==> flow/design.v <==
module deserial (
    input  logic        rst_i,
    input  logic        clk_i,
    input  logic        ser_data_i,
    input  logic        ser_data_val_i,
    input  logic        busy_i,
    output logic [15:0] data_o,
    output logic  [4:0] data_mod_o,
    output logic        data_val_o
);
    typedef enum logic { IDLE, RECEIVING } status_e;
    status_e status;
    always_ff @(posedge clk_i or posedge rst_i)
        if( rst_i )
            status <= IDLE;
        else
            if ( ser_data_val_i && busy_i )
                status <= RECEIVING;
            else
                status <= IDLE;
    logic  [3:0] current_bit;
    always_ff @(posedge clk_i or posedge rst_i)
        if ( rst_i ) begin
            data_o      <= 0;
            data_mod_o  <= 0;
            data_val_o  <= 0;
            current_bit <= '1;
        end else begin
            if ( status == IDLE ) begin
                data_val_o <= 0;
                if ( ser_data_val_i && busy_i ) begin
                    data_o      <= { ser_data_i, 15'd0 };
                    current_bit <= current_bit - 4'd1;
                end
            end
            if ( status == RECEIVING )
                if ( ser_data_val_i && busy_i )
                    if ( current_bit ) begin
                        data_o[current_bit] <= ser_data_i;
                        current_bit         <= current_bit - 4'd1;
                    end else begin
                        current_bit         <= '1;
                    end
                else begin
                    current_bit <= '1;
                    if ( ser_data_val_i ) begin
                        data_o[current_bit] <= ser_data_i;
                        data_mod_o          <= 5'd16 - current_bit;
                        data_val_o          <= 1'd1;
                    end
                end
        end
endmodule
=== From RTL to reports: deserial ===
Tool output for the design above, in the order of the flow.
Lines are those of the file above, counted from 1.
Cell names lack the library's common part.
The mark -- stands for no value.

* Design top: deserial
* Clock port: clk_i
* Cell library: sky130hd
* Library corner: tt_025C_1v80

=== After elaboration ===
Counts by Yosys on the flattened word-level netlist (proc, flatten, opt, wreduce; memories kept). Register bits leave out memories and registers merged into their read ports (data or address). Print and check cells are left out. Cells with the same type and inputs are merged into one.

* Bits in registers: 27
* Input port bits: 5
* Output and inout port bits: 22

* $add $sub $neg: 3
* Shifts and indexed selects: 2
* Muxes and demuxes: 15
* Bitwise operators: 4
* Reductions and logical operators: 4

{| class="wikitable"
|+ Operators with widths
! cell !! count
|-
| 16-bit 2-to-1 mux || 6
|-
| 1-bit by 5-bit variable shift with 16-bit output || 1
|-
| 1-bit by 5-bit variable shift with 16-bit output (first input constant) || 1
|-
| 16-bit AND || 1
|-
| 16-bit OR || 1
|-
| 16-bit NOT || 1
|-
| 4-bit 2-to-1 mux || 4
|-
| 4-bit negator with 5-bit output || 1
|-
| 5-bit by 4-bit subtractor with 5-bit output (first input constant) || 1
|-
| 1-bit 2-to-1 mux || 5
|-
| 4-bit by 1-bit subtractor with 4-bit output (second input constant) || 1
|-
| 4-bit nonzero test || 1
|-
| 3-bit AND reduction || 1
|-
| 2-bit nonzero test || 1
|-
| 1-bit logical AND || 1
|-
| 1-bit NOT || 1
|}

=== Logic depth ===
Yosys ltp: most cells in a row. Word level: on the elaborated netlist, between registers, memories and ports. Mapped: between sequential cells and ports; inverters and the memories' decode and read muxes count.

* Word-level depth: 8
* ABC_AREA: 0
* Gate-level depth with buffers: 9

=== Netlist ===
Yosys stat after the flow's synthesis: flattened, memories mapped to cells. It holds for the ABC_AREA given above (unset counts as 0); a run with the other value may have another netlist.

{| class="wikitable"
|+ Cell types
! cell !! count !! total area (µm²)
|-
| dfrtp_1 || 23 || 575.552
|-
| dfstp_2 || 4 || 105.101
|-
| o211ai_1 || 14 || 105.101
|-
| o21ai_1 || 12 || 60.058
|-
| nand2_1 || 15 || 56.304
|-
| a21oi_1 || 10 || 50.048
|-
| ha_1 || 4 || 50.048
|-
| nor2_1 || 10 || 37.536
|-
| nand3_1 || 6 || 30.029
|-
| nand2b_4 || 2 || 27.526
|-
| nand2b_1 || 4 || 25.024
|-
| o21ai_0 || 5 || 25.024
|-
| nor4b_4 || 1 || 23.773
|-
| buf_4 || 3 || 22.522
|-
| inv_1 || 6 || 22.522
|-
| mux2_2 || 2 || 22.522
|-
| nor3b_4 || 1 || 18.768
|-
| o21ai_2 || 2 || 17.517
|}

Not listed: further types 23, cells in them 26.

* Cell count: 150
* Cell area after synthesis: 1497.7 µm²
* Mapped flip-flops: 27

=== Worst setup path after synthesis ===
OpenSTA on the mapped netlist: ideal clock, no wires. The path of least setup slack (recovery checks aside). Input and output delay are each 20% of the period. Register names are those of the netlist, which keeps one name where synthesis merged equal registers.

* Path type: reg2reg
* Start: reg current_bit[0]
* End: reg data_o[6]
* Period: 2330 ps
* Setup time: 127 ps
* Time at the first pin: 0 ps
* Arrival time: 1823 ps
* Required time: 2203 ps
* Path slack: 381 ps
* Delay of the path: 1950 ps
* Driving pins on the path: 10
* Path buffers: 2
* Synthesis period reached: 1949 ps

"delay of the path" = arrival - input delay + setup time.
"driving pins on the path" counts driving pins, that of a launching flip-flop among them; a cell with two outputs on the path counts twice.
"synthesis period reached" is the clock period less the worst setup slack; recovery checks do not enter. This is arithmetic on one report: input and output delays are still those of the set period (20% each).
The rows between start and end are the longest chain of elaborated cells between them; the timing report does not say that the signal goes this way. Where chains are equally long, one stands for them.
A line is the first line of the expression or statement that the cell stems from. Yosys adds cells for indexed reads and writes and turns some case tables into memories.
A register here has more assigning lines than the two given.

* Cells stage by stage: dfstp_2 buf_6 inv_1 ha_1 buf_4 or2b_4 nor3_1 a221o_1 nand2_2 o21ai_1
* Cells in the longest elaborated chain: 8

{| class="wikitable"
|+ Ends and longest elaborated chain, after synthesis
! what !! RTL line !! source
|-
| start: declaration || 21 || <nowiki>logic  [3:0] current_bit;</nowiki>
|-
| start: assignment || 33 || <nowiki>current_bit <= current_bit - 4'd1;</nowiki>
|-
| start: assignment || 40 || <nowiki>current_bit         <= current_bit - 4'd1;</nowiki>
|-
| 4-bit negator with 5-bit output || 47 || <nowiki>data_o[current_bit] <= ser_data_i;</nowiki>
|-
| 1-bit by 5-bit variable shift with 16-bit output || 47 ||
|-
| 16-bit NOT || 47 ||
|-
| 16-bit AND || 47 ||
|-
| 16-bit OR || 47 ||
|-
| 16-bit 2-to-1 mux || 46 || <nowiki>if ( ser_data_val_i ) begin</nowiki>
|-
| 16-bit 2-to-1 mux || 37 || <nowiki>if ( ser_data_val_i && busy_i )</nowiki>
|-
| 16-bit 2-to-1 mux || 36 || <nowiki>if ( status == RECEIVING )</nowiki>
|-
| end: assignment || 32 || <nowiki>data_o      <= { ser_data_i, 15'd0 };</nowiki>
|-
| end: assignment || 39 || <nowiki>data_o[current_bit] <= ser_data_i;</nowiki>
|-
| end: declaration || 7 || <nowiki>output logic [15:0] data_o,</nowiki>
|}

=== Worst path after layout ===
From the final timing report of record 1: the path of least setup slack in the routed layout; clock arrival at registers is part of the times.
The report prints the path's times to 10 ps; the period is as set.

* Path type: reg2reg
* Start: reg current_bit[0]
* End: reg data_o[15]
* Period: 2950 ps
* Setup time: 90 ps
* Time at the first pin: 270 ps
* Arrival time: 2440 ps
* Required time: 3140 ps
* Path slack: 700 ps
* Driving pins on the path: 7
* Path buffers: 0

The rows between start and end are the longest chain of elaborated cells between them; the timing report does not say that the signal goes this way. Where chains are equally long, one stands for them.
A register here has more assigning lines than the two given.

* Cells stage by stage: dfstp_2 inv_1 ha_1 nor3b_4 nor2b_1 nand3b_1 o32ai_2
* Cells in the longest elaborated chain: 8

{| class="wikitable"
|+ Ends and longest elaborated chain, after layout
! what !! RTL line !! source
|-
| start: declaration || 21 || <nowiki>logic  [3:0] current_bit;</nowiki>
|-
| start: assignment || 33 || <nowiki>current_bit <= current_bit - 4'd1;</nowiki>
|-
| start: assignment || 40 || <nowiki>current_bit         <= current_bit - 4'd1;</nowiki>
|-
| 4-bit negator with 5-bit output || 47 || <nowiki>data_o[current_bit] <= ser_data_i;</nowiki>
|-
| 1-bit by 5-bit variable shift with 16-bit output || 47 ||
|-
| 16-bit NOT || 47 ||
|-
| 16-bit AND || 47 ||
|-
| 16-bit OR || 47 ||
|-
| 16-bit 2-to-1 mux || 46 || <nowiki>if ( ser_data_val_i ) begin</nowiki>
|-
| 16-bit 2-to-1 mux || 37 || <nowiki>if ( ser_data_val_i && busy_i )</nowiki>
|-
| 16-bit 2-to-1 mux || 36 || <nowiki>if ( status == RECEIVING )</nowiki>
|-
| end: assignment || 32 || <nowiki>data_o      <= { ser_data_i, 15'd0 };</nowiki>
|-
| end: assignment || 39 || <nowiki>data_o[current_bit] <= ser_data_i;</nowiki>
|-
| end: declaration || 7 || <nowiki>output logic [15:0] data_o,</nowiki>
|}

Hand-over note for deserial

Top module deserial; platform sky130hd; tools Yosys and OpenROAD; 2 stored runs in no particular order. Input and output delays are each 20% of the period that was set; the output load is 0.01 pF.
"achieved period" means the clock period less the worst setup slack. The figure is calculated, with input and output delays left at 20% of the set period.
"time used up by the worst setup path": the worst setup path's part of the clock period (all of it between registers, 20% less for each end at a port) less its slack. A launch clock that arrives late makes it longer, a capture clock that arrives late makes it shorter.
"time used up by the worst setup path" is known to 10 ps.

=== Record 1 ===
{| class="wikitable"
! Setting !! Value
|-
| period_ns || 2.95
|-
| CORE_UTILIZATION || 39
|-
| PLACE_DENSITY_LB_ADDON || 0.15
|-
| HOLD_SLACK_MARGIN || -0.01
|-
| CORE_ASPECT_RATIO || 1.02
|-
| CELL_PAD_IN_SITES_DETAIL_PLACEMENT || 0
|-
| GPL_ROUTABILITY_DRIVEN || 0
|-
| CTS_CLUSTER_SIZE || 69
|-
| CAP_MARGIN || 0
|-
| MIN_ROUTING_LAYER || met1
|-
| CORE_MARGIN || 2
|-
| SLEW_MARGIN || 20
|-
! Result !! Value
|-
| Chip area after synthesis (Yosys) || 1497.7 µm²
|-
| Smallest setup slack || 703 ps
|-
| Time used up by the worst setup path || 2250 ps
|-
| Worst setup path kind || reg2reg
|-
| Die size || 4352.0 µm²
|-
| Setup total negative slack || 0 ps
|-
| Utilization in the final report || 50.2 %
|-
| Standard-cell area of the final layout || 1823.0 µm²
|-
| Achieved period || 2247 ps
|}

=== Record 2 ===
{| class="wikitable"
! Setting !! Value
|-
| period_ns || 1.59
|-
| CORE_UTILIZATION || 22
|-
| SETUP_SLACK_MARGIN || 0.04
|-
| PLACE_DENSITY_LB_ADDON || 0.04
|-
| HOLD_SLACK_MARGIN || 0.13
|-
| CELL_PAD_IN_SITES_GLOBAL_PLACEMENT || 0
|-
| TNS_END_PERCENT || 60
|-
| GPL_TIMING_DRIVEN || 0
|-
| CTS_CLUSTER_DIAMETER || 384
|-
| MIN_ROUTING_LAYER || met1
|-
| CAP_MARGIN || 20
|-
| CORE_MARGIN || 2
|-
| SLEW_MARGIN || 20
|-
! Result !! Value
|-
| Chip area after synthesis (Yosys) || 1497.7 µm²
|-
| Smallest setup slack || -318 ps
|-
| Time used up by the worst setup path || 1910 ps
|-
| Worst setup path kind || reg2reg
|-
| Die size || 7484.0 µm²
|-
| Setup total negative slack || -4511 ps
|-
| Utilization in the final report || 34.9 %
|-
| Standard-cell area of the final layout || 2331.0 µm²
|-
| Achieved period || 1908 ps
|}

End of note.
