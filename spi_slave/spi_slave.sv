==> flow/design.v <==
module spi_slave (
   input  logic rst,  
   input  logic clk,  
   input  tri   mosi,
   output tri   miso,
   input  logic sck,
   input  logic cs,
   input  logic cpol,  
   input  logic cpha,  
   input  logic msb_first,  
   input  logic two_bytes,
   input  logic[15:0] data_tx,  
   output logic[15:0] data_rx,  
   output logic busy,        
   output logic end_of_byte  
);
   logic   cs_d1;
   logic   cs_d2;
   logic   cs_d2_prev;
   always_ff @(posedge clk or posedge rst) begin
      if(rst) begin
         cs_d1       <= 1;
         cs_d2       <= 1;
         cs_d2_prev  <= 1;
      end else begin
         cs_d1       <= cs;
         cs_d2       <= cs_d1;
         cs_d2_prev  <= cs_d2;
      end
   end
   logic   cs_negedge;
   logic   cs_posedge;
   assign  cs_posedge = (~cs_d2_prev) & cs_d2;  
   assign  cs_negedge = cs_d2_prev & (~cs_d2);  
   logic   sck_d1;
   logic   sck_d2;
   logic   sck_d2_prev;
   always_ff @(posedge clk or posedge rst) begin
      if(rst) begin
         sck_d1      <= 0;
         sck_d2      <= 0;
         sck_d2_prev <= 0;
      end else begin
         sck_d1      <= sck;     
         sck_d2      <= sck_d1;  
         sck_d2_prev <= sck_d2;  
      end
   end
   logic   sck_posedge;
   logic   sck_negedge;
   assign  sck_posedge = (~sck_d2_prev) & sck_d2;  
   assign  sck_negedge = sck_d2_prev & (~sck_d2);  
   logic   read_edge;
   logic   shift_edge;
   assign  read_edge  = ~cs_d2 & (cpha ? (cpol ? sck_posedge : sck_negedge):
                                         (cpol ? sck_negedge : sck_posedge));
   assign  shift_edge = ~cs_d2 & (cpha ? (cpol ? sck_negedge : sck_posedge):
                                         (cpol ? sck_posedge : sck_negedge));	
   logic   mosi_d1;
   logic   mosi_d2;
   always_ff @(posedge clk or posedge rst) begin
      if(rst) begin
         mosi_d1 <= 0;
         mosi_d2 <= 0;
      end else begin
         mosi_d1 <= mosi;
         mosi_d2 <= mosi_d1;
      end
   end
   logic[15:0]  i_buf;
   logic[15:0]  o_buf;
   logic[15:0]  tx_bit_counter;
   logic[15:0]  rx_bit_counter;
   logic is_tx_counter_full;
   assign is_tx_counter_full = two_bytes ? (tx_bit_counter == 16'h8000) : (tx_bit_counter == 16'h0080);
   assign end_of_byte = !(tx_bit_counter || rx_bit_counter || rst);
   always_ff @(posedge clk or posedge rst) begin
      if(rst) begin
         data_rx     <= '0;
         i_buf <= '0;
         o_buf <= '0;
      end else begin
         if(cs_negedge) begin
            i_buf <= '0;
            o_buf <= data_tx;
         end
         if(!rx_bit_counter)
            data_rx <= i_buf;
         if(read_edge)
            if(rx_bit_counter)
               i_buf <= msb_first ? {i_buf[14:0], mosi_d2}:
                                    (two_bytes ? {mosi_d2, i_buf[15:1]}
                                               : {i_buf[15:8], mosi_d2, i_buf[7:1]});
         if(shift_edge)
            if(~(cpha && is_tx_counter_full))
               o_buf <= msb_first ? {o_buf[14:0], 1'b0}:
                                    {1'b0, o_buf[15:1]};
      end
   end
   always_ff @(posedge clk or posedge rst) begin
      if(rst) begin
         tx_bit_counter <= '0;
         rx_bit_counter <= '0;
         busy           <= 0;
      end else begin
         if(cs_negedge) begin
            busy        <= 1;                
            tx_bit_counter <= two_bytes ? 16'h8000 : 16'h0080;
            rx_bit_counter <= two_bytes ? 16'h8000 : 16'h0080;
         end
         if(shift_edge)                
            tx_bit_counter <= (tx_bit_counter >> 1);
         if(read_edge)                
            rx_bit_counter <= (rx_bit_counter >> 1);
         if(cs_posedge)
            busy <= 0;
      end
   end
   logic   miso_internal;
   assign  miso_internal = msb_first ? (two_bytes ? o_buf[15] : o_buf[7]) : o_buf[0];
   assign  miso = (cs | rst) ? 'z : miso_internal;
endmodule
[From RTL to reports: spi_slave]
The steps from the RTL of spi_slave to its reports follow in flow order.
Line numbers count from 1 in the design file above.
Library cell names are shortened.
Not given: n/a
Inputs
  top: spi_slave
  clock: clk
  standard-cell library: sky130hd
  corner: tt_025C_1v80

[Elaborated design]
Source: Yosys, flattened and elaborated, memories not mapped. Widths are those after wreduce. Registers that Yosys merges into a memory's read port (data or address) are not register bits. Print and check cells do not count. Equal cells are merged and count once.
Word-level totals
  register bits after elaboration: 89
  input bits: 25
  output and inout bits: 19
  word-level cells: 61
Cells by class
  eq/ne operators: 3
  mux-type cells: 23
  bitwise operators: 11
  reduce/logical cells: 9
Operators by type and width (number)
  two-way mux 16 bit: 13
  equality test 16 bit (second input constant): 1
  logical OR 16 bit: 1
  equality test 16 x 8 -> 1 bit (second input constant): 1
  logical NOT 16 bit: 1
  nonzero test 16 bit: 1
  two-way mux 1 bit: 10
  AND 1 bit: 6
  nonzero test 2 bit: 3
  inverter 1 bit: 4
  inequality test 4 bit (second input constant): 1
  bitwise OR 1 bit: 1
  logical AND 1 bit: 1
  logical OR 1 bit: 1
  logical NOT 1 bit: 1

[Depth]
Yosys ltp: most cells in a row. Word level: on the elaborated netlist, between registers, memories and ports. Mapped: between sequential cells and ports; inverters and the memories' decode and read muxes count.
Logic depth
  depth after elaboration: 6
  ABC_AREA: 0
  gate-level depth with buffers: 7
  gate-level depth less buffers: 5

[After synthesis]
Yosys stat after the flow's synthesis: flattened, memories mapped to cells. It holds for the ABC_AREA given above (unset counts as 0); a run with the other value may have another netlist.
Synthesis totals
  mapped cells: 388
  chip area (Yosys): 4324.1 µm²
  flip-flops: 89
Cell types (number)
  dfrtp_1: 86
  mux2i_1: 62
  nand2b_1: 41
  o21ai_0: 42
  nand3_1: 24
  nand2_1: 27
  mux2_2: 8
  dfstp_2: 3
  a22o_1: 8
  clkbuf_1: 15
  nand4_1: 9
  o311ai_1: 6
  o311ai_4: 2
  nor4_2: 4
  buf_2: 8
  inv_1: 10
  buf_6: 3
  ha_1: 2
Other cell types: 17; their cells: 28.

[Timing after synthesis]
Source: OpenSTA report_checks on the synthesized netlist (no wires, ideal clock, input and output delay 20% of the period each), path of least setup slack; recovery checks are left aside. Register names are those of the netlist, which keeps one name where synthesis merged equal registers.
Timing path post-synthesis
  path type: reg-to-reg
  start: register cs_d2
  end: register o_buf[10]
  clock period: 2.39 ns
  time at the first pin: 0.000 ns
  arrival: 1.941 ns
  required time: 2.264 ns
  path slack: 0.323 ns
  path delay: 2.067 ns
  driving pins on the path: 8
  buffers on the path: 3
  synthesis period reached: 2.067 ns
"path delay" is the arrival time less input delay plus setup time.
"driving pins on the path" counts driving pins, that of a launching flip-flop among them; a cell with two outputs on the path counts twice.
"synthesis period reached" is the clock period less the worst setup slack; recovery checks do not enter. This is arithmetic on one report: input and output delays are still those of the set period (20% each).
The rows between start and end are the longest chain of elaborated cells between them; the timing report does not say that the signal goes this way. Where chains are equally long, one stands for them.
A line is the first line of the expression or statement that the cell stems from. Yosys adds cells for indexed reads and writes and turns some case tables into memories.
A register here has more assigning lines than the two given.
On the way, post-synthesis
  path through: dfstp_2 > clkinv_1 > clkbuf_1 > ha_1 > clkbuf_1 > clkbuf_1 > mux2i_1 > mux2i_1
  length of the longest elaborated chain: 5
  elaborated cells on any way between the ends: 6
  those cells by class: mux: 3; logic: 3
RTL lines, path post-synthesis
  start: declaration: RTL line 18  | logic   cs_d2;
  start: assignment: RTL line 23  | cs_d2       <= 1;
  start: assignment: RTL line 27  | cs_d2       <= cs_d1;
  inverter 1 bit: RTL line 34  | assign  cs_negedge = cs_d2_prev & (~cs_d2);
  AND 1 bit: RTL line 34
  two-way mux 16 bit: RTL line 83  | if(cs_negedge) begin
  two-way mux 16 bit: RTL line 95  | if(~(cpha && is_tx_counter_full))
  two-way mux 16 bit: RTL line 94  | if(shift_edge)
  end: assignment: RTL line 85  | o_buf <= data_tx;
  end: assignment: RTL line 96  | o_buf <= msb_first ? {o_buf[14:0], 1'b0}:
  end: declaration: RTL line 71  | logic[15:0]  o_buf;

[Worst path after layout]
Path of least setup slack in the final report of flow run B (OpenROAD, finished layout, wires in). Where an end is a register, its clock arrival counts in the times.
Timing path post-layout
  path type: reg-to-output
  start: register tx_bit_counter[10]
  end: output port end_of_byte
  clock period: 2.92 ns
  external output delay: 0.58 ns
  time at the first pin: 0.35 ns
  arrival: 2.13 ns
  required time: 2.34 ns
  path slack: 0.21 ns
  driving pins on the path: 5
  buffers on the path: 1
The rows between start and end are the longest chain of elaborated cells between them; the timing report does not say that the signal goes this way. Where chains are equally long, one stands for them.
A register here has more assigning lines than the two given.
On the way, post-layout
  path through: dfrtp_1 > nor4_1 > nand4_1 > nor3_1 > clkdlybuf4s50_1
  length of the longest elaborated chain: 3
  elaborated cells on any way between the ends: 3
  source lines of those cells: 1
  those cells by class: reduce/logical: 3
RTL lines, path post-layout
  start: declaration: RTL line 72  | logic[15:0]  tx_bit_counter;
  start: assignment: RTL line 108  | tx_bit_counter <= two_bytes ? 16'h8000 : 16'h0080;
  start: assignment: RTL line 112  | tx_bit_counter <= (tx_bit_counter >> 1);
  logical OR 16 bit: RTL line 76  | assign end_of_byte = !(tx_bit_counter || rx_bit_counter || rst);
  logical OR 1 bit: RTL line 76
  logical NOT 1 bit: RTL line 76
  end: declaration: RTL line 15  | output logic end_of_byte

==> results <==
Module spi_slave, platform sky130hd: 2 stored runs of the flow (Yosys, OpenROAD) with differing settings, in no particular order. Input and output delays are each 20% of the period that was set; the output load is 0.01 pF.
"achieved clock period" = clock period - worst setup slack. The figure is calculated, with input and output delays left at 20% of the set period.
"worst setup path time" means the part of the period allowed to the worst setup path (the constraints hold back 20% at inputs and 20% at outputs) less its slack; where the path has registers, the arrival times of their clocks count too.
"power" rests on the timing tool's default activity at the inputs, not on a simulated workload.
[flow run A] settings: period_ns=1.99, CORE_UTILIZATION=65, CORE_ASPECT_RATIO=1.64, CELL_PAD_IN_SITES_DETAIL_PLACEMENT=1, GPL_TIMING_DRIVEN=0, CTS_CLUSTER_SIZE=22, CTS_CLUSTER_DIAMETER=194, CAP_MARGIN=35, SLEW_MARGIN=10, CORE_MARGIN=2
[flow run A] result: did not finish, clock tree synthesis stopped with DPL-0033
[flow run B] settings: period_ns=2.92, CORE_UTILIZATION=52, PLACE_DENSITY=0.39, HOLD_SLACK_MARGIN=0.22, CORE_MARGIN=3, CELL_PAD_IN_SITES_DETAIL_PLACEMENT=1, TNS_END_PERCENT=25, ABC_AREA=0, CTS_CLUSTER_SIZE=71, CTS_CLUSTER_DIAMETER=224, CAP_MARGIN=20, SLEW_MARGIN=20
[flow run B] result: chip area after synthesis (Yosys) 4324.1 µm², die area 9445.9 µm², standard-cell area of the final layout 5044.8 µm², utilization 0.64, worst setup slack after layout 0.207 ns, total negative slack 0.000 ns, worst hold slack 0.362 ns, power 2.784 mW, achieved clock period 2.713 ns, worst setup path time 2.13 ns, worst setup path kind reg-to-output
